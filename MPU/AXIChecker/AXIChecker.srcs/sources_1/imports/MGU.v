==> flow/design.v <==
`timescale 1ns / 10ps
module MGU #(
	parameter VPropWidth   = 32,   
	parameter EIndexWidth  = 32,   
	parameter EDegreeWidth = 30,   
	parameter DataWidth    = 512,  
	parameter MsgWidth     = 64,   
	parameter VMUDataWidth = 94    
)(
    input 						 clk,             
	input 						 resetn,          
	output reg    [MsgWidth-1:0] FIFO_data_msg,   
	output reg                   FIFO_write_msg,  
    input                        FIFO_full_msg,  
	input     [VMUDataWidth-1:0] FIFO_data_vmu_a,   
	output reg                   FIFO_read_vmu_a,   
	input                        FIFO_empty_vmu_a,  
	input                        FIFO_read_valid_vmu_a,
	input     [VMUDataWidth-1:0] FIFO_data_vmu_b,   
	output reg                   FIFO_read_vmu_b,   
	input                        FIFO_empty_vmu_b,  
	input                        FIFO_read_valid_vmu_b,
	output reg [EIndexWidth-1:0] read_addr,       
	input	     [DataWidth-1:0] read_data,       
	output reg	   			     start_rd,        
	input                        end_rd           
);
reg     [DataWidth-1:0] store_read_data;  
reg               [2:0] current_edge;     
wire              [3:0] next_edge;        
reg  [EDegreeWidth-1:0] completed_edges;
wire [EDegreeWidth-1:0] completed_edges_plusone;
reg  [EDegreeWidth-1:0] total_edges;
reg    [VPropWidth-1:0] new_value;        
reg    [VPropWidth-1:0] prop;             
wire             [15:0] weight[7:0];     
wire             [47:0] neighbor[7:0];   
reg              [15:0] active_weight;
reg              [47:0] active_neighbor;
wire  [EIndexWidth-1:0] next_addr;        
reg                     fifo_a;
genvar i;
assign next_edge               = current_edge + 1'b1;
assign completed_edges_plusone = completed_edges + 1'b1;
assign next_addr               = {read_addr[31:20], (read_addr[19:6] + 1'b1), 6'b000000};
generate 
for (i=0; i < 8; i=i+1) begin
assign weight[i] = {store_read_data[55+(64*i):48+(64*i)], store_read_data[63+(64*i):56+(64*i)]};  
assign neighbor[i] = {store_read_data[7+(64*i):0+(64*i)], store_read_data[15+(64*i):8+(64*i)], store_read_data[23+(64*i):16+(64*i)],
                      store_read_data[31+(64*i):24+(64*i)], store_read_data[39+(64*i):32+(64*i)], store_read_data[47+(64*i):40+(64*i)]};  
end
endgenerate
reg [3:0] state;
localparam [3:0]
    IDLE          = 4'd0,
    READ          = 4'd1,
    READ_WAIT     = 4'd2,
    STORE_READ    = 4'd3,
    CHECK_EDGES   = 4'd4,
    COMPUTE       = 4'd5,
    PROPOGATE     = 4'd6;
localparam [2:0]
    ONE           = 3'd0,
    TWO           = 3'd1,
    THREE         = 3'd2,
    FOUR          = 3'd3,
    FIVE          = 3'd4,
    SIX           = 3'd5,
    SEVEN         = 3'd6,
    EIGHT         = 3'd7;
always @(posedge clk)
begin
if (~resetn)  
begin
    FIFO_read_vmu_a <= 1'b0;
    FIFO_read_vmu_b <= 1'b0;
    FIFO_write_msg <= 1'b0;
    FIFO_data_msg <= {MsgWidth{1'b0}};
    read_addr      <= {EIndexWidth{1'b0}};
    start_rd       <= 1'b0;
    state          <= IDLE;
end
else
begin
    case(state)
    IDLE:          
	begin
	    FIFO_write_msg      <= 1'b0;
	    FIFO_data_msg <= {MsgWidth{1'b0}};
		if(~FIFO_empty_vmu_a)  
		begin
		    FIFO_read_vmu_a  <= 1'b1;
		    fifo_a           <= 1'b1;
		    state            <= READ;
		end
		else if (~FIFO_empty_vmu_b)
		begin
		    FIFO_read_vmu_b  <= 1'b1;
		    fifo_a           <= 1'b0;
		    state            <= READ;
		end
	end
	READ:          
	begin
	   FIFO_read_vmu_a      <= 1'b0;
	   FIFO_read_vmu_b      <= 1'b0;
	   if (FIFO_read_valid_vmu_a || FIFO_read_valid_vmu_b) begin
		start_rd            <= 1'b1;
		if(fifo_a) begin
            prop                <= FIFO_data_vmu_a[93:62];
            read_addr           <= {12'h44a, FIFO_data_vmu_a[46:33], 6'b000000};  
            current_edge        <= FIFO_data_vmu_a[32:30];  
            total_edges         <= FIFO_data_vmu_a[29:0];
	    end
	    else begin
            prop                <= FIFO_data_vmu_b[93:62];
            read_addr           <= {12'h44a, FIFO_data_vmu_b[46:33], 6'b000000};  
            current_edge        <= FIFO_data_vmu_b[32:30];  
            total_edges         <= FIFO_data_vmu_b[29:0];
	    end
	    completed_edges     <= {EDegreeWidth{1'b0}};
		state               <= READ_WAIT;
		end
	end
	READ_WAIT:     
	begin
	    FIFO_write_msg      <= 1'b0;
	    FIFO_data_msg <= {MsgWidth{1'b0}};
		start_rd            <= 1'b0;
		if (end_rd) state   <= STORE_READ;
	end
	STORE_READ:
	begin
	    store_read_data <= read_data;
		state           <= CHECK_EDGES;
	end
    CHECK_EDGES:
    begin
            FIFO_write_msg  <= 1'b0;
            FIFO_data_msg <= {MsgWidth{1'b0}};
            state           <= COMPUTE;
            case(current_edge[2:0])
            ONE:
            begin
                active_weight <= weight[0];
                active_neighbor <= neighbor[0];
            end
            TWO:
            begin
                active_weight <= weight[1];
                active_neighbor <= neighbor[1];
            end 
            THREE:
            begin
                active_weight <= weight[2];
                active_neighbor <= neighbor[2];
            end 
            FOUR:
            begin
                active_weight <= weight[3];
                active_neighbor <= neighbor[3];
            end 
            FIVE:
            begin
                active_weight <= weight[4];
                active_neighbor <= neighbor[4];
            end 
            SIX:
            begin
                active_weight <= weight[5];
                active_neighbor <= neighbor[5];
            end 
            SEVEN:
            begin
                active_weight <= weight[6];
                active_neighbor <= neighbor[6];
            end 
            EIGHT:
            begin
                active_weight <= weight[7];
                active_neighbor <= neighbor[7];
            end
            default:
            begin
                state       <= IDLE;  
            end
            endcase
    end
    COMPUTE:
    begin
        new_value           <= prop + active_weight;
        state               <= PROPOGATE;
    end
    PROPOGATE:
    begin
        if(~FIFO_full_msg) begin
        FIFO_data_msg       <= {active_neighbor[32:0], new_value[30:0]};
        FIFO_write_msg      <= 1'b1;
        if (completed_edges_plusone == total_edges)
        begin
            state           <= IDLE;  
        end
        else if (next_edge[3] == 1'b1)
        begin
            start_rd        <= 1'b1;
            read_addr       <= next_addr; 
            current_edge    <= 3'b000;
            completed_edges <= completed_edges_plusone;
            state           <= READ_WAIT;
        end
        else 
        begin 
            current_edge    <= next_edge;
            completed_edges <= completed_edges_plusone;
            state           <= CHECK_EDGES;
        end
        end
    end
    default: state <= IDLE;
    endcase
end
end
endmodule
# Reports on MGU
# What the tools print for MGU, step after step.
# Line numbers count from 1 in the design file above.
# Operators: Yosys type, input widths -> output width; for muxes data width and select width s.
# Cell names lack the library's common part.
# A cell with -- has no value.
# setup
top	MGU
clk_port	clk
cell_library	sky130hd
corner	tt_025C_1v80

# Word-level counts
# Yosys after proc, flatten, opt, wreduce and memory -nomap, before mapping. Print and check cells are not counted. Equal cells are merged and count once.
# op_classes
mul	0
eq_ne	24
add_sub_neg	4
reduce_and_logical	21
mux	43
cmp	0
n_shift	0
n_div	0
logic	1
# op_table
operator	n
$pmux 33 s8	1
$pmux 64 s2	1
$pmux 16 s8	1
$mux 30	4
$mux 20	4
$pmux 32 s2	1
$mux 64	1
$pmux 30 s2	1
$mux 32	1
$add 31x16->31	1
$mux 31	1
$add 30x1->30 const B	1
$eq 30x30->1	1
$pmux 4 s7	1
$mux 3	7
$mux 4	5
$ne 2x2->1 const B	9
$reduce_and 5->1	3
$add 14x1->14 const B	1
$eq 3x3->1 const B	4
$reduce_and 3->1	4
$eq 4x3->1 const B	3
$reduce_and 2->1	5
$mux 1	9
$eq 4x2->1 const B	2
$reduce_bool 2->1	3
$eq 3x2->1 const B	2
$pmux 3 s2	1
# Not listed: further kinds 13, cells in them 15.
# bits
in_bits	708
mem_bits_ro	0
clocked_rd_ports_x_width	0
latchBits	0
out_inout_bits	100
ramBits	0
mem_count	0
regBits	791

# Depth
# Yosys ltp: most cells in a row. Word level: on the elaborated netlist, between registers, memories and ports. Mapped: between sequential cells and ports; inverters and the memories' decode and read muxes count.
# logic_depth
ltp_word	5
abc_area	0
depth_mapped	13
mapped_depth_nobuf	12

# After synthesis
# Yosys stat after the flow's synthesis: flattened, memories mapped to cells. It holds for the ABC_AREA given above (unset counts as 0); a run with the other value may have another netlist.
# Totals and module areas in this step are rounded.
# by_type
cell_type	n	type_area_um2
edfxtp_1	567	1.7E+04
dfxtp_1	90	1.8E+03
mux2_2	155	1.75E+03
nand2_1	206	773.242
a21oi_1	99	495.475
a222oi_1	49	490.47
nor2_1	124	465.446
xnor2_1	52	455.437
nand3_1	85	425.408
a41oi_1	47	411.645
clkbuf_1	90	337.824
ha_1	24	300.288
mux2i_1	21	210.202
xor2_1	21	183.926
and3_1	25	156.4
buf_4	18	135.13
o21ai_0	27	135.13
a211oi_2	9	112.608
# Other cell types: 57; their cells: 230.
# synth_totals
buffers	130
cell_count	1939
sequential_area_um2	18800
mapped_area_um2	27400
flip_flops	657

# Path before layout
# OpenSTA on the mapped netlist: ideal clock, no wires. The path of least setup slack (recovery checks aside). Input and output delay are each 20% of the period. Register names are those of the netlist, which keeps one name where synthesis merged equal registers.
# synth_path
kind	input -> register
from	input port resetn
to	register store_read_data[100]
period_ps	14400
slack_ps	1620
t_first_pin_ps	2880
input_delay_ps	2880
stages	2
arrival_time_ps	11977
delay_ps	9900
period_less_setup_slack_ps	12780
# "delay_ps" is the arrival time less input delay plus setup time.
# "stages": output pins that drive a net of the path, with the launching flip-flop's if there is one; two outputs of one cell count as two.
# "period_less_setup_slack_ps" is the clock period less the worst setup slack; recovery checks do not enter. This is arithmetic on one report: input and output delays are still those of the set period (20% each).
# Between the ends stands the longest chain of elaborated cells between them, by number of cells; it is not shown to be the way that was timed. Of several equally long chains one is given.
# Each line given opens the expression or statement behind the cell; cells for indexed reads and writes are added by Yosys, which also makes memories of some case tables.
# synth_via
cell_sequence	clkbuf_1 and2_1
elab_chain_cells	1
cone_cells	1
# synth_rtl
element	line	text
start, declared	11	input resetn,
$reduce_and 2->1	--
end, assigned	134	store_read_data <= read_data;
end, declared	28	reg     [DataWidth-1:0] store_read_data;

# Timing after layout
# From the final timing report of run A: the path of least setup slack in the routed layout; clock arrival at registers is part of the times.
# The path's times are printed in steps of 10 ps; the period is the one set.
# layout_path
kind	input -> register
from	input port resetn
to	register store_read_data[443]
input_delay_ps	4280
slack_ps	13690
period_ps	21400
t_first_pin_ps	4280
arrival_time_ps	7940
stages	5
# Between the ends stands the longest chain of elaborated cells between them, by number of cells; it is not shown to be the way that was timed. Of several equally long chains one is given.
# layout_via
cell_sequence	clkdlybuf4s50_1 and2_4 buf_12 buf_6 buf_4
elab_chain_cells	1
cone_cells	1
# layout_rtl
element	line	text
start, declared	11	input resetn,
$reduce_and 2->1	--
end, assigned	134	store_read_data <= read_data;
end, declared	28	reg     [DataWidth-1:0] store_read_data;

# 2 stored runs of MGU in the flow (synthesis by Yosys, layout by OpenROAD, sky130hd cells), in arbitrary order. Constraints: input delay and output delay 20% of the set period each, output load 0.01 pF.
# "achieved_period_ps" means the clock period less the worst setup slack. The figure is calculated, with input and output delays left at 20% of the set period.
# "timing.worst_path_ps" is the time allowed to the run's worst setup path (the clock period less input and output delay, where it has them) less its slack. Clock arrival times count: a late capture clock shortens it, a late launch clock lengthens it.
# "final_power_uw" is the tool's figure for a default switching activity; nothing was simulated.
# "timing.worst_path_ps" is known to 10 ps.
# Results are given in rounded form.
# Settings: . = not set for that run.
run name	period_ns	CAP_MARGIN	CORE_MARGIN	CORE_UTILIZATION	SLEW_MARGIN	SETUP_SLACK_MARGIN	PLACE_DENSITY_LB_ADDON	CORE_ASPECT_RATIO	TNS_END_PERCENT	GPL_ROUTABILITY_DRIVEN	MIN_ROUTING_LAYER	MAX_ROUTING_LAYER	tns_setup_ps	util_pct	worst_setup_slack_ps	final_power_uw	achieved_period_ps	design.die.area_um2	synth_chip_area_um2	cell_area_final_um2	final_hold_ws_ps	timing.worst_path_ps	path_kind
run A	21.4	20	2	40	20	.	.	.	.	.	.	.	0	54.9	13700	2870	7707	70500	27400	37000	450	3430	input -> register
run B	10.1	35	10	32	20	2.66	0.24	0.71	5	1	met2	met5	0	44.2	5330	6230	4771	97700	27400	37500	449	4770	register -> register
