==> flow/design.v <==
module VMU #(
	parameter ADDRWIDTH = 33,
	parameter DATAWIDTH = 256,
	parameter VERTEXWIDTHBYTES = 16,
	parameter SUPERBLOCKS = 64,  
	parameter BLOCKS = 1024,
	parameter BLOCK_SIZE = 8,  
	parameter MGUWIDTH = 94  
)(
	input                      clk,           
	input                      resetn,        
	input                      MPU_VMU_FIFO_Empty,
	input      [(ADDRWIDTH-1):0] MPU_VMU_FIFO_ReadData,
	output reg                 MPU_VMU_FIFO_Read,
	input                      MPU_VMU_FIFO_Read_Valid,
	output reg                 start_rd,
	output reg [(ADDRWIDTH-1):0] read_addr,
	input      [(DATAWIDTH-1):0] read_data,
	input                      end_rd,
	output               [7:0] rburst,
	input                      axi_in_use_mpu,
	output reg                 axi_in_use_vmu,
	input                      FIFO_full_mgu_a,  
	output reg  [(MGUWIDTH-1):0] FIFO_data_mgu_a,
	output reg                 FIFO_write_mgu_a,
	input                      FIFO_full_mgu_b,  
	output reg  [(MGUWIDTH-1):0] FIFO_data_mgu_b,
	output reg                 FIFO_write_mgu_b,
	input                      Message_FIFO_Empty,
	output reg [12:0] RAM_address_a,
	output reg [71:0] RAM_din_a,
	input      [71:0] RAM_dout_a,
	output reg        WrEnable_a,
	output            RAM_enable_a
);
reg [(DATAWIDTH-1):0] store_read_data[7:0];
reg [(DATAWIDTH-1):0] active_read_data;
wire         [12:0] next_RAM_address;
reg                 LOCK;
reg                 UNLOCK;
wire [127:0] vertex[1:0];  
wire  [31:0] prop[1:0];  
wire  [31:0] edge_index[1:0];    
wire  [29:0] edge_degree[1:0];   
assign vertex[0]      = active_read_data[127:0];
assign vertex[1]      = active_read_data[255:128];
assign prop[0]        = {vertex[0][71:64], vertex[0][79:72], vertex[0][87:80], vertex[0][95:88]};
assign prop[1]        = {vertex[1][71:64], vertex[1][79:72], vertex[1][87:80], vertex[1][95:88]};
assign edge_index[0]  = {vertex[0][39:32], vertex[0][47:40], vertex[0][55:48], vertex[0][63:56]};
assign edge_index[1]  = {vertex[1][39:32], vertex[1][47:40], vertex[1][55:48], vertex[1][63:56]};
assign edge_degree[0] = {vertex[0][7:2], vertex[0][15:8], vertex[0][23:16], vertex[0][31:24]};
assign edge_degree[1] = {vertex[1][7:2], vertex[1][15:8], vertex[1][23:16], vertex[1][31:24]};
assign next_RAM_address = RAM_address_a + 1'b1;
assign RAM_enable_a = 1'b1;
assign rburst = 8'd7;  
reg [3:0] state_a;
localparam [3:0]
	IDLE      = 4'd0,
	FIFO_WAIT = 4'd1,
	RAM_WAIT  = 4'd2,
	READ_RAM  = 4'd3,
	ACTIVATE  = 4'd4,
	WRITE_RAM = 4'd5,
	START          = 4'd6,
	WAIT           = 4'd7,
	READ_BLOCK     = 4'd8,
	CHECK_BLOCK_GROUP = 4'd9,
	READ_WAIT      = 4'd10,
	READ_CYCLE     = 4'd11,
	RESET_WAIT     = 4'd12,
	RESET_BLOCK    = 4'd13;
reg [3:0] state_b;
localparam [3:0]
    PARTITION = 4'd1,
    PARTITION_WAIT = 4'd2;
reg  [7:0] total_active_blocks;
wire [7:0] next_total_active_blocks;
reg  [7:0] counter;
wire [7:0] next_counter;
reg        start_check;
reg        new_active;
assign next_total_active_blocks = total_active_blocks + 1'b1;
assign next_counter = counter + 1'b1;
always @(posedge clk) 
begin
if (~resetn) 
begin
    total_active_blocks <= 8'd0;
    counter <= 8'd0;
    start_check <= 1'b0;
    LOCK <= 1'b0;
end
else if (new_active)
begin 
    total_active_blocks <= next_total_active_blocks;
    counter <= 8'd0;
end
else if ((total_active_blocks >= 9'd128) && (~FIFO_full_mgu_a && ~FIFO_full_mgu_b) && (state_a==IDLE) && Message_FIFO_Empty)
begin
    total_active_blocks <= 8'd0;
    start_check <= 1'b1;
    LOCK <= 1'b1;
end
else if ((counter[6] == 1'b1) && (total_active_blocks > 8'd0) && (~FIFO_full_mgu_a && ~FIFO_full_mgu_b) && (state_a==IDLE) && Message_FIFO_Empty)
begin
    counter <= 8'd0;
    total_active_blocks <= 8'd0;
    start_check <= 1'b1;
    LOCK <= 1'b1;
end
else
begin
    counter <= next_counter;
    start_check <= 1'b0;
    if(UNLOCK) LOCK <= 1'b0;
end
end
wire  [9:0] block_address;
wire  [6:0] block_group_address;
wire  [5:0] vertex_bit_address;
reg  [71:0] temp_block_update;
reg [ADDRWIDTH-1:0] vertex_address;
assign block_address           = vertex_address[19:10];  
assign vertex_bit_address      = vertex_address[9:4];  
assign block_group_address     = {5'b10000, vertex_address[9:8]};  
wire  [1:0] next_group;
wire  [1:0] previous_group;
reg   [6:0] group;
wire  [6:0] next_vertex_b;
reg   [5:0] vertex_b;
wire  [6:0] next_vertex_a;
reg   [5:0] vertex_a;
wire  [7:0] next_addr;
wire  [5:0] next_addr_4;
reg   [2:0] read_counter;
wire  [3:0] next_read_counter;
reg  [71:0] temp_block;
reg  [71:0] temp_block_partition;
reg         start_partition;
reg   [2:0] partition_count;
wire  [3:0] next_partition_count;
reg         have_read;
assign next_addr = read_addr[15:8] + 1'b1;  
assign next_addr_4 = read_addr[15:10] + 1'b1;  
assign next_read_counter = read_counter + 1'b1;
assign next_partition_count = partition_count + 1'b1;
assign next_group = group[1:0] + 1'b1;
assign previous_group = group[1:0] - 1'b1;
assign next_vertex_a = vertex_a + 2'b10;
assign next_vertex_b = vertex_b + 2'b10;
always @(posedge clk)
begin
if(~resetn)
begin
    start_rd       <= 1'b0;
    have_read       <= 1'b0;
	FIFO_write_mgu_a <= 1'b0;
	FIFO_write_mgu_b <= 1'b0;
	start_partition <= 1'b0;
	axi_in_use_vmu <= 1'b0;
	read_addr      <= {1'b0, 32'h44A00000};  
	state_a        <= IDLE;
	MPU_VMU_FIFO_Read <= 1'b0;
	RAM_address_a  <= 13'd0;
	RAM_din_a      <= 72'd0;
	WrEnable_a     <= 1'b0;
	new_active     <= 1'b0;
	UNLOCK         <= 1'b0;
	state_b        <= IDLE;
end
else 
begin
case(state_a)
	IDLE:
	begin
	    axi_in_use_vmu <= 1'b0;
	    WrEnable_a <= 1'b0;
	    UNLOCK <= 1'b1;
	    if (start_check) state_a <= START;
		else if(~MPU_VMU_FIFO_Empty && ~LOCK) begin
		    MPU_VMU_FIFO_Read <= 1'b1;
			state_a <= FIFO_WAIT;
		end
	end
	FIFO_WAIT:
	begin
	    MPU_VMU_FIFO_Read <= 1'b0;
	    if (MPU_VMU_FIFO_Read_Valid) begin
            vertex_address <= MPU_VMU_FIFO_ReadData;
            RAM_address_a <= MPU_VMU_FIFO_ReadData[22:10];
            state_a <= RAM_WAIT;
	    end
	end
	RAM_WAIT:
	begin
	   state_a <= READ_RAM;
	end
	READ_RAM:  
	begin
		temp_block_update <= RAM_dout_a;
		state_a    <= ACTIVATE;
	end
	ACTIVATE:  
	begin
		if (temp_block_update[vertex_bit_address] == 1'b0)
		begin
		    new_active <= 1'b1;
		    temp_block_update[block_group_address] <= 1'b1;
			temp_block_update[vertex_bit_address] <= 1'b1;
			state_a <= WRITE_RAM;
		end
		else
		begin
			state_a <= IDLE;  
		end
	end
	WRITE_RAM:  
	begin
	    new_active <= 1'b0;
		RAM_din_a  <= temp_block_update;
		WrEnable_a <= 1'b1;
		state_a    <= IDLE;
	end
    START:
	begin
        read_counter <= 3'd0;
        read_addr  <= {1'b0, 32'h44A00000};
        RAM_din_a   <= 72'd0;
        UNLOCK <= 1'b0;
        axi_in_use_vmu <= 1'b1;
        RAM_address_a <= 13'd0;
        state_a <= WAIT;
	end
	WAIT:
	begin
	   if (RAM_address_a[7] == 1'b1) begin  
	       state_a <= IDLE;
	    end
	   else state_a <= READ_BLOCK;
	end
	READ_BLOCK:
	begin
		  group <= 7'd64;
		  temp_block <= RAM_dout_a;
	      state_a <= CHECK_BLOCK_GROUP;
	end
	CHECK_BLOCK_GROUP:  
	begin
	    start_partition <= 1'b0;
	    if (~axi_in_use_mpu) begin
	    if (temp_block[67:64] == 4'b0000) begin  
	       RAM_address_a <= next_RAM_address;
	       read_addr[15:0] <= {next_addr_4, 10'b0000000000};
	       state_a <= WAIT;
	    end
	    else if (temp_block[group] == 1'b0)  
	    begin
	        read_addr[15:0] <= {next_addr, 8'b00000000};
	        if (group[1:0]==2'b11 && have_read)
	 	    begin
	 	         WrEnable_a    <= 1'b1;
	 	         have_read     <= 1'b0;
	 	         state_a       <= RESET_BLOCK;
	 	         end
	       else group[1:0] <= next_group;
	    end
	    else
	    begin
	       start_rd <= 1'b1;
	       have_read <= 1'b1;
		   state_a <= READ_WAIT;
		end
		end
    end
    READ_WAIT:
    begin
        start_rd <= 1'b0;
        if(end_rd) state_a <= READ_CYCLE;
    end
	READ_CYCLE:  
	begin  
	    store_read_data[read_counter] <= read_data;
	 	if (read_counter == 3'b111)  
	 	begin
	 	    read_counter  <= 3'b000;
	 	    start_partition <= 1'b1;
	 	    read_addr[15:0] <=  {next_addr, 8'b00000000};
	 	    vertex_a <= (group[1:0]*5'd16);
            vertex_b <= (group[1:0]*5'd16) + 1'b1;
	 	    if (group[1:0]==2'b11)
	 	    begin
	 	         WrEnable_a    <= 1'b1;
	 	         state_a         <= RESET_BLOCK;
	 	         end
	 	    else begin
	 	         state_a <= CHECK_BLOCK_GROUP;
	 	         group[1:0]   <= next_group;
	 	    end
	 	end
	 	else
	 	begin
	 	    read_counter <= next_read_counter;
	 	end
	end
	RESET_BLOCK:
	begin
	   WrEnable_a    <= 1'b0;
	   start_partition <= 1'b0;
	   RAM_address_a <= next_RAM_address;
	   state_a         <= WAIT;
	end
	default: state_a <= IDLE;
	endcase
case(state_b)  
    IDLE:
    begin
        FIFO_write_mgu_a <= 1'b0;
        FIFO_write_mgu_b <= 1'b0;
        FIFO_data_mgu_a <= 94'd0;
        FIFO_data_mgu_b <= 94'd0;
        partition_count <= 3'd0;
        if (start_partition) begin 
            temp_block_partition <= temp_block;
            active_read_data <= store_read_data[0];
            state_b <= PARTITION;
            end
    end
    PARTITION:
    begin
            if (temp_block_partition[vertex_a]) begin 
                FIFO_write_mgu_a <= 1'b1;
                FIFO_data_mgu_a <= {prop[0], edge_index[0], edge_degree[0]};
            end
            else begin 
                FIFO_write_mgu_a <= 1'b0;
                FIFO_data_mgu_a <= 94'd0;
            end
            vertex_a <= next_vertex_a;
            if (temp_block_partition[vertex_b]) begin 
                FIFO_write_mgu_b <= 1'b1;
                FIFO_data_mgu_b <= {prop[1], edge_index[1], edge_degree[1]};
            end
            else begin 
                FIFO_write_mgu_b <= 1'b0;
                FIFO_data_mgu_b <= 94'd0;
            end
            vertex_b <= next_vertex_b;
        if(next_partition_count[3] == 1'b1) state_b <= IDLE;
        else begin 
            partition_count <= next_partition_count;
            active_read_data <= store_read_data[next_partition_count];
            if (temp_block_partition[vertex_a] || temp_block_partition[vertex_b]) state_b <= PARTITION_WAIT;
        end
    end
    PARTITION_WAIT:
    begin
        FIFO_write_mgu_a <= 1'b0;
        FIFO_write_mgu_b <= 1'b0;
        state_b <= PARTITION;
    end
    default: state_b <= IDLE;
    endcase
end
end
endmodule
# Tool chain data of VMU
# The steps from the RTL of VMU to its reports follow in flow order.
# Line numbers count from 1 in the design file above.
# Operators: Yosys type, input widths -> output width; for muxes data width and select width s.
setup:
  design: "VMU"
  clk_port: "clk"
  lib: "sky130hd"
  pvt_corner: "tt_025C_1v80"

# Word level
# Counts by Yosys on the flattened word-level netlist (proc, flatten, opt, wreduce). Print and check cells are left out. Cells with the same type and inputs are merged into one.
# Memory sizes are those after Yosys's memory passes, which may raise the word count (mostly to a power of two), join words into wider ones and drop unused or constant bits.
word_totals:
  register_bits: 795
  latchBits: 0
  ramBits: 2048
  rom_bits: 0
  clocked_rd_ports_x_width: 0
  n_memories: 1
  input_bits: 370
  out_inout_bits: 321
mem_list:
  columns: ["name", "size", "width", "read_ports", "write_ports", "line", "rtl"]
  rows:
  - ["store_read_data", 8, 256, 2, 1, 36, "reg [(DATAWIDTH-1):0] store_read_data[7:0];"]
op_classes:
  add_sub_neg: 13
  mul: 0
  div_mod_pow: 0
  compare: 2
  eq_ne: 37
  shift: 6
  mux: 94
  bitwise: 14
  reduce_and_logical: 59
op_table:
  columns: ["cell", "count"]
  rows:
  - ["$mux 256", 2]
  - ["$pmux 224 s2", 1]
  - ["$mux 224", 2]
  - ["$pmux 94 s2", 2]
  - ["$pmux 72 s2", 2]
  - ["$shiftx 72x6->1", 3]
  - ["$mux 94", 2]
  - ["$and 72x72->72", 2]
  - ["$or 72x72->72", 2]
  - ["$not 72->72", 2]
  - ["$shift 1x7->72 const A", 1]
  - ["$shift 1x8->72 const A", 1]
  - ["$shiftx 72x7->1", 1]
  - ["$mux 72", 1]
  - ["$mux 16", 4]
  - ["$pmux 13 s4", 1]
  - ["$mux 4", 13]
  - ["$pmux 16 s3", 1]
  - ["$pmux 4 s11", 1]
  - ["$mux 13", 3]
  - ["$mux 6", 6]
  - ["$ne 2x2->1 const B", 17]
  - ["$mux 8", 4]
  - ["$reduce_bool 2->1", 13]
  - ["$add 8x1->8 const B", 3]
  - ["$mux 1", 24]
  - ["$eq 4x4->1 const B", 5]
  - ["$reduce_and 4->1", 5]
# Not listed: further kinds 36, cells in them 101.

# Logic depth
# Longest topological path by Yosys (ltp), each cell counted once; first at word level (registers and memories cut), then after technology mapping (sequential cells cut; the memories' decode and read muxes count).
depth:
  depth_word: 9
  ABC_AREA: 1
  mapped_depth: 15
  depth_no_buf: 13

# Mapped cells and area
# Source: synth_stat.txt of the flow (Yosys; design flattened, memories mapped). It holds for the ABC_AREA given above (unset counts as 0); a run with the other value may have another netlist.
# Totals and module areas in this step are rounded.
types:
  columns: ["cell", "count", "area_total_um2"]
  rows:
  - ["sky130_fd_sc_hd__edfxtp_1", 2108, 6.33E+04]
  - ["sky130_fd_sc_hd__o21ai_0", 877, 4389.21]
  - ["sky130_fd_sc_hd__nor2_1", 1018, 3.82E+03]
  - ["sky130_fd_sc_hd__nand2_1", 807, 3.03E+03]
  - ["sky130_fd_sc_hd__dfxtp_1", 136, 2.72E+03]
  - ["sky130_fd_sc_hd__o22ai_1", 381, 2.38E+03]
  - ["sky130_fd_sc_hd__nand3_1", 357, 1.79E+03]
  - ["sky130_fd_sc_hd__inv_1", 355, 1.33E+03]
  - ["sky130_fd_sc_hd__clkbuf_1", 275, 1032.24]
  - ["sky130_fd_sc_hd__buf_4", 78, 585.562]
  - ["sky130_fd_sc_hd__nor2_4", 52, 585.562]
  - ["sky130_fd_sc_hd__a21oi_1", 115, 575.552]
  - ["sky130_fd_sc_hd__nor2_2", 43, 269.008]
  - ["sky130_fd_sc_hd__buf_2", 50, 250.24]
  - ["sky130_fd_sc_hd__a31oi_1", 37, 231.472]
  - ["sky130_fd_sc_hd__ha_1", 16, 200.192]
  - ["sky130_fd_sc_hd__o211ai_1", 25, 187.68]
  - ["sky130_fd_sc_hd__o21ai_1", 35, 175.168]
# Not listed: further types 34, cells in them 151.
synth_totals:
  cells: 6916
  synth_area_mm2: 0.088
  seq_area_mm2: 0.066
  ff_cells: 2244
  buf_cells: 447

# Worst setup path after synthesis
# Path of least setup slack by OpenSTA after synthesis, without wires, with an ideal clock, recovery checks aside; 20% of the period is set as input and as output delay. Where synthesis merged equal registers, the netlist keeps one of their names.
synth_path:
  path_kind: "input-to-reg"
  start: "in resetn"
  end: "reg active_read_data[10]"
  period_ps: 20600
  setup_time_ps: 742
  arrival_ps: 22247
  t_required_ps: 19858
  path_slack_ps: -2389
  path_delay_ps: 18869
  path_stages: 5
  n_path_buf: 1
  period_less_setup_slack_ps: 22989
# "path_delay_ps" = arrival - input delay + setup time.
# "path_stages" counts driving pins, that of a launching flip-flop among them; a cell with two outputs on the path counts twice.
# "period_less_setup_slack_ps" = period - worst setup slack (recovery checks aside). The figure is calculated, with input and output delays left at 20% of the set period.
# Between the ends stands the longest chain of elaborated cells between them, by number of cells; it is not shown to be the way that was timed. Of several equally long chains one is given.
# A line is the first line of the expression or statement that the cell stems from. Yosys adds cells for indexed reads and writes and turns some case tables into memories.
synth_between:
  cell_sequence: "sky130_fd_sc_hd__buf_2 sky130_fd_sc_hd__inv_2 sky130_fd_sc_hd__a21oi_1 sky130_fd_sc_hd__inv_1 sky130_fd_sc_hd__nor2_1"
  elab_chain_len: 1
  cone_cells: 1
  classes_between: "1 x reduce/logical"
synth_lines:
  columns: ["item", "line", "rtl"]
  rows:
  - ["start, declared", 11, "input resetn,"]
  - ["$reduce_and 4->1", null, null]
  - ["end, assigned", 324, "active_read_data <= store_read_data[0];"]
  - ["end, assigned", 351, "active_read_data <= store_read_data[next_partition_count];"]

# Worst path after layout
# Path of least setup slack in the final report of entry A (OpenROAD, finished layout, wires in). Where an end is a register, its clock arrival counts in the times.
# The report prints the path's times to 10 ps; the period is as set.
layout_path:
  path_kind: "input-to-reg"
  start: "in resetn"
  end: "mem store_read_data[0][19]"
  period_ps: 19900
  setup_time_ps: 380
  arrival_ps: 8100
  t_required_ps: 20450
  path_slack_ps: 12350
  path_stages: 9
  n_path_buf: 6
# Between the ends stands the longest chain of elaborated cells between them, by number of cells; it is not shown to be the way that was timed. Of several equally long chains one is given.
# The path ends at the enable pin of a flip-flop; only ways to that pin are counted.
layout_between:
  cell_sequence: "sky130_fd_sc_hd__buf_2 sky130_fd_sc_hd__buf_4 sky130_fd_sc_hd__nand2_1 sky130_fd_sc_hd__or2_2 sky130_fd_sc_hd__nor2_4 sky130_fd_sc_hd__buf_4 sky130_fd_sc_hd__buf_4 sky130_fd_sc_hd__buf_12 sky130_fd_sc_hd__buf_4"
  elab_chain_len: 1
  cone_cells: 2
  classes_between: "2 x mux"
layout_lines:
  columns: ["item", "line", "rtl"]
  rows:
  - ["start, declared", 11, "input resetn,"]
  - ["$mux 3", 153, "if(~resetn)"]
  - ["end, declared", 36, "reg [(DATAWIDTH-1):0] store_read_data[7:0];"]

Subject: VMU on sky130hd, stored results

Hello all,

Flow measurements of VMU on sky130hd: 2 stored runs with different settings, listed in no order. Input and output delays are each 20% of the period that was set; the output load is 0.01 pF.
"worst_path_allowed_less_slack_ps" means the part of the period allowed to the worst setup path (the constraints hold back 20% at inputs and 20% at outputs) less its slack; where the path has registers, the arrival times of their clocks count too.
"final_power_uw" is the tool's figure for a default switching activity; nothing was simulated.
"worst_path_allowed_less_slack_ps" is known to 10 ps.
Values from the reports are rounded here.

--- entry A ---
==> flow/run.sh <==
#!/bin/bash
# the make line also repeats the synthesis and layout settings of config.mk as NAME=value (left out here)
make -C /OpenROAD-flow-scripts/flow DESIGN_CONFIG=/design/flow/config.mk WORK_HOME=/design/flow/orfs CLKGATE_MAP_FILE= finish
==> flow/config.mk <==
export PLATFORM = sky130hd
export DESIGN_NAME = VMU
export DESIGN_NICKNAME = VMU
export VERILOG_FILES = /design/flow/design.v
export SDC_FILE = /design/flow/constraint.sdc
export NUM_CORES = 4
export LEC_CHECK = 0
export ABC_AREA = 1
export CAP_MARGIN = 20
export CELL_PAD_IN_SITES_DETAIL_PLACEMENT = 1
export CELL_PAD_IN_SITES_GLOBAL_PLACEMENT = 3
export CORE_MARGIN = 8
export CORE_UTILIZATION = 26
export CTS_CLUSTER_DIAMETER = 39
export CTS_CLUSTER_SIZE = 17
export PLACE_DENSITY_LB_ADDON = 0.03
export SLEW_MARGIN = 35
==> flow/constraint.sdc <==
create_clock -name core_clock -period 19.9 [get_ports {clk}]
set_input_delay 3.9800 -clock core_clock [delete_from_list [all_inputs] [get_ports {clk}]]
set_output_delay 3.9800 -clock core_clock [all_outputs]
set_load 0.01 [all_outputs]

==> results, as YAML <==
results:
  final_setup_ws_ps: 12000
  final_hold_ws_ps: 400
  synth_area_mm2: 0.088
  worst_path_allowed_less_slack_ps: 3570
  timing.worst_path_kind: "input-to-reg"
  final_power_uw: 14000
  cell_area_final_mm2: 0.12
  total_die_area_mm2: 0.36
  setupTns_ps: 0

--- entry B ---
==> flow/run.sh <==
#!/bin/bash
# the make line also repeats the synthesis and layout settings of config.mk as NAME=value (left out here)
make -C /OpenROAD-flow-scripts/flow DESIGN_CONFIG=/design/flow/config.mk WORK_HOME=/design/flow/orfs CLKGATE_MAP_FILE= finish
==> flow/config.mk <==
export PLATFORM = sky130hd
export DESIGN_NAME = VMU
export DESIGN_NICKNAME = VMU
export VERILOG_FILES = /design/flow/design.v
export SDC_FILE = /design/flow/constraint.sdc
export NUM_CORES = 4
export LEC_CHECK = 0
export CAP_MARGIN = 20
export CORE_MARGIN = 2
export CORE_UTILIZATION = 63
export GPL_ROUTABILITY_DRIVEN = 0
export PLACE_DENSITY = 0.9
export SETUP_SLACK_MARGIN = 1.27
export SLEW_MARGIN = 15
export TNS_END_PERCENT = 30
==> flow/constraint.sdc <==
create_clock -name core_clock -period 16.0 [get_ports {clk}]
set_input_delay 3.2000 -clock core_clock [delete_from_list [all_inputs] [get_ports {clk}]]
set_output_delay 3.2000 -clock core_clock [all_outputs]
set_load 0.01 [all_outputs]

==> results, as YAML <==
results:
  worst_path_allowed_less_slack_ps: 3950
  timing.worst_path_kind: "input-to-reg"
  total_die_area_mm2: 0.14
  final_hold_ws_ps: 370
  cell_area_final_mm2: 0.1
  synth_area_mm2: 0.086
  final_power_uw: 12000
  final_setup_ws_ps: 8900
  setupTns_ps: 0

Thanks
